==> flow/design.v <==
module fulladder(x, y, O);
input [15:0] x;
input [15:0] y;
output wire [15:0] O;
assign O = y + x;
endmodule
module multiplier(
input wire [7:0] X,  
input wire [7:0] Y,  
output reg [15:0] O,  
input wire Rst,  
input wire Clk,
output reg Done);
wire [15:0] shift_A;
wire [15:0] add_out;
reg [1:0] state;
reg [7:0] A;
reg [7:0] B;
reg [2:0] C;
shifter u1(.in({8'b0,A}), .N(C), .O(shift_A));
fulladder u2(.x(B[C]?shift_A:16'b0), .y(O), .O(add_out));
always@(posedge Clk)
begin
case (state)
	2'b00:
		begin
		Done=1'b0;
		if (Rst==1)
			begin
			O<=16'b0;
			C<=3'b0;
			A<=X;
			B<=Y;
			state=2'b01;
			end
		else
			begin
			state=2'b00;
			C<=C;
			A<=A;
			B<=B;
			end
		end
	2'b01:
		begin
		Done=1'b0;
			C=C+1'b1;
			state=2'b10;
		end
	2'b10:
		begin
		Done=1'b0;
			O<=add_out;
			if (C==3'b111) state<=2'b11;
			else state<=2'b01;
		end
	2'b11:
	begin
		Done=1'b1;
		state<=2'b0;
	end
	default:
			begin
		Done=1'b0;
		if (Rst==1)
			begin
			O<=16'b0;
			C<=3'b0;
			A<=X;
			B<=Y;
			state=2'b01;
			end
		else
			begin
			state=2'b00;
			C<=C;
			A<=A;
			B<=B;
			end
		end
endcase
end
endmodule
module shifter (in, N, O );
input [15:0] in;
input [2:0] N;
output [15:0] O;
reg [7:0] out_reg;
assign O = out_reg;
always @(N or in) begin
case (N)
7 : out_reg <= { in[7:0],7'b0};
6 : out_reg <= { in[7:0],6'b0};
5 : out_reg <= { in[7:0],5'b0};
4 : out_reg <= { in[7:0],4'b0};
3 : out_reg <= { in[7:0],3'b0};
2 : out_reg <= { in[7:0],2'b0};
1 : out_reg <= { in[7:0],1'b0};
0 : out_reg <= in[7:0];
endcase
end
endmodule
# Reports on multiplier
# The steps from the RTL of multiplier to its reports follow in flow order.
# Line numbers count from 1 in the design file above.
# Operators carry their Yosys type and port widths (W data, S select, Z words).
# Library cell names are shortened.
# The mark - stands for no value.
# setup
top	multiplier
clock	Clk
library	sky130hd
pvt_corner	tt_025C_1v80

# Word level
# Source: Yosys, flattened and elaborated, memories not mapped. Widths are those after wreduce. Registers that Yosys merges into a memory's read port (data or address) are not register bits. Print and check cells do not count. Equal cells are merged and count once.
# classes
add_sub_neg	2
muxes	10
n_reduce_logical	8
logic	1
shift	1
eq_ne	11
# ops
cell	count
$pmux W8 S8	1
$pmux W16 S2	1
$add A16 B8 Y16	1
$mux W16	1
$eq A3 B3 Y1 const B	4
$shiftx A8 B3 Y1	1
$pmux W2 S4	1
$mux W8	1
$reduce_and A2 Y1	3
$eq A3 B2 Y1 const B	2
$pmux W3 S2	1
$eq A2 B2 Y1 const B	2
$add A3 B1 Y3 const B	1
$eq A3 B1 Y1 const B	1
$logic_not A3 Y1	1
$reduce_or A3 Y1	1
$mux W3	1
$eq A2 B1 Y1 const B	1
$ne A2 B2 Y1 const B	1
$logic_not A2 Y1	1
$reduce_bool A2 Y1	1
$reduce_or A2 Y1	1
$pmux W1 S2	1
$mux W2	1
$not A1 Y1	1
$mux W1	1
# bits
output_inout_bits	17
inputBits	18
elab_cells	39
ff_bits	38

# Longest topological paths
# Longest topological path by Yosys (ltp), each cell counted once; first at word level (registers and memories cut), then after technology mapping (sequential cells cut; the memories' decode and read muxes count).
# logic_depth
depth_word	5
ABC_AREA	0
mapped_depth	13
ltp_nobuf	12

# After synthesis
# Yosys stat after the flow's synthesis: flattened, memories mapped to cells. It holds for the ABC_AREA given above (unset counts as 0); a run with the other value may have another netlist.
# Totals and module areas in this step are rounded.
# synth_totals
sequential_area_mm2	0.00111
ff_cells	38
mapped_cells	179
mapped_area_mm2	0.0021
n_buf	4
# types
type	count	type_area_um2
edfxtp_1	35	1.05E+03
ha_1	14	175.168
nor2_1	19	71.318
a21o_1	8	60.058
dfxtp_1	3	60.058
a222oi_1	5	50.048
a21oi_1	8	40.038
o21a_1	5	37.536
xnor2_1	4	35.034
inv_1	9	33.782
nand2_1	9	33.782
mux4_1	1	26.275
xor2_1	3	26.275
nor3_1	5	25.024
o21ai_0	5	25.024
a211oi_1	3	22.522
mux4_2	1	22.522
o211ai_1	3	22.522
# Not listed: further types 25, cells in them 39.
# By module: a second synthesis without flattening, with its own total; a netlist apart from the flattened one above.
# unflattened
hier_cells	262
area_unflattened_mm2	0.00271
# Each row is one instance without its submodules.
# modules
module	cells	n_inst	seq_area_mm2	mod_area_mm2
multiplier	114	1	0.00111	0.00163
fulladder	98	1	0	0.000724
shifter	50	1	0	0.000354

# Timing after synthesis
# Source: OpenSTA report_checks on the synthesized netlist (no wires, ideal clock, input and output delay 20% of the period each), path of least setup slack; recovery checks are left aside. Register names are those of the netlist, which keeps one name where synthesis merged equal registers.
# synth_path
path_type	flip-flop to flip-flop
from	register C[2]
to	register O[11]
arrival_ns	2.947
slack_ns	0.348
delay_ns	3.201
required_ns	3.296
period_ns	3.55
n_path_buf	1
driving_pins	14
setup_ns	0.254
t_first_pin_ns	0.000
synth_period_reached_ns	3.202
# "delay_ns" is the arrival time less input delay plus setup time.
# "driving_pins" counts driving pins, that of a launching flip-flop among them; a cell with two outputs on the path counts twice.
# "synth_period_reached_ns" is the clock period less the worst setup slack; recovery checks do not enter. This is arithmetic on one report: input and output delays are still those of the set period (20% each).
# Between the ends stands the longest chain of elaborated cells between them, by number of cells; it is not shown to be the way that was timed. Of several equally long chains one is given.
# A line is the first line of the expression or statement that the cell stems from. Yosys adds cells for indexed reads and writes and turns some case tables into memories.
# At most two assigning lines are given for a register; there are more.
# synth_via
path_cell_list	edfxtp_1 -> clkbuf_1 -> clkinv_1 -> ha_1 -> nor4_1 -> a21o_1 -> or3_4 -> inv_2 -> ha_1 -> a211oi_1 -> o21bai_2 -> a22oi_2 -> nor3_1 -> o21a_1
elab_chain_cells	5
cone_cells	13
cone_classes	add/sub: 1; eq/ne: 7; shift: 1; mux: 3; reduce/logical: 1
# synth_rtl
item	line	source
start: declaration	19	reg [2:0] C;
start: assignment	31	C<=3'b0;
start: assignment	47	C=C+1'b1;
$logic_not A3 Y1	91	case (N)
$pmux W8 S8	91
$mux W8	21	fulladder u2(.x(B[C]?shift_A:16'b0), .y(O), .O(add_out));
$add A16 B8 Y16	5	assign O = y + x;
$pmux W16 S2	24	case (state)
end: assignment	30	O<=16'b0;
end: assignment	53	O<=add_out;
end: declaration	10	output reg [15:0] O,

# Timing after layout
# From the final timing report of run 1: the path of least setup slack in the routed layout; clock arrival at registers is part of the times.
# layout_path
path_type	flip-flop to flip-flop
from	register C[1]
to	register O[11]
n_path_buf	1
required_ns	3.02
slack_ns	-0.34
t_first_pin_ns	0.28
setup_ns	0.24
arrival_ns	3.35
driving_pins	14
period_ns	2.98
# Between the ends stands the longest chain of elaborated cells between them, by number of cells; it is not shown to be the way that was timed. Of several equally long chains one is given.
# At most two assigning lines are given for a register; there are more.
# layout_via
path_cell_list	edfxtp_1 -> inv_2 -> ha_4 -> a222oi_1 -> mux2i_1 -> a21oi_1 -> nor2_1 -> ha_1 -> a21o_1 -> a21o_1 -> a22oi_2 -> buf_6 -> nor3_1 -> o21a_1
elab_chain_cells	5
cone_cells	13
cone_classes	add/sub: 1; eq/ne: 7; shift: 1; mux: 3; reduce/logical: 1
# layout_rtl
item	line	source
start: declaration	19	reg [2:0] C;
start: assignment	31	C<=3'b0;
start: assignment	47	C=C+1'b1;
$logic_not A3 Y1	91	case (N)
$pmux W8 S8	91
$mux W8	21	fulladder u2(.x(B[C]?shift_A:16'b0), .y(O), .O(add_out));
$add A16 B8 Y16	5	assign O = y + x;
$pmux W16 S2	24	case (state)
end: assignment	30	O<=16'b0;
end: assignment	53	O<=add_out;
end: declaration	10	output reg [15:0] O,

# Design multiplier on sky130hd. What follows are 2 stored runs of the flow, each under its own settings; their order means nothing. The constraints put input and output delay at 20% of the set period each and load the outputs with 0.01 pF.
# By "period_less_ws_ns" is meant the clock period of the run minus its worst setup slack. This is arithmetic on one report: input and output delays are still those of the set period (20% each).
# "power_mw": no workload was simulated; the value follows from the tool's default switching activity.
# Values from the reports are rounded here.
# Among the settings, -- means not set for that run.
item,run 1,run 2
period_ns,2.98,2.76
CAP_MARGIN,20,20
CORE_MARGIN,2,2
CORE_UTILIZATION,40,37
SLEW_MARGIN,20,20
PLACE_DENSITY_LB_ADDON,--,0.14
CORE_ASPECT_RATIO,--,0.67
GPL_TIMING_DRIVEN,--,1
GPL_ROUTABILITY_DRIVEN,--,0
MAX_ROUTING_LAYER,--,met5
final_stdcell_area_mm2,0.00321,0.00313
period_less_ws_ns,3.317,3.026
yosys.chip_area_mm2,0.0021,0.0021
power_mw,3.96,3.98
utilization_pct,63.3,57.1
final_hold_ws_ns,0.557,0.582
worst_setup_slack_ns,-0.337,-0.266
design.die.area_mm2,0.00585,0.00632
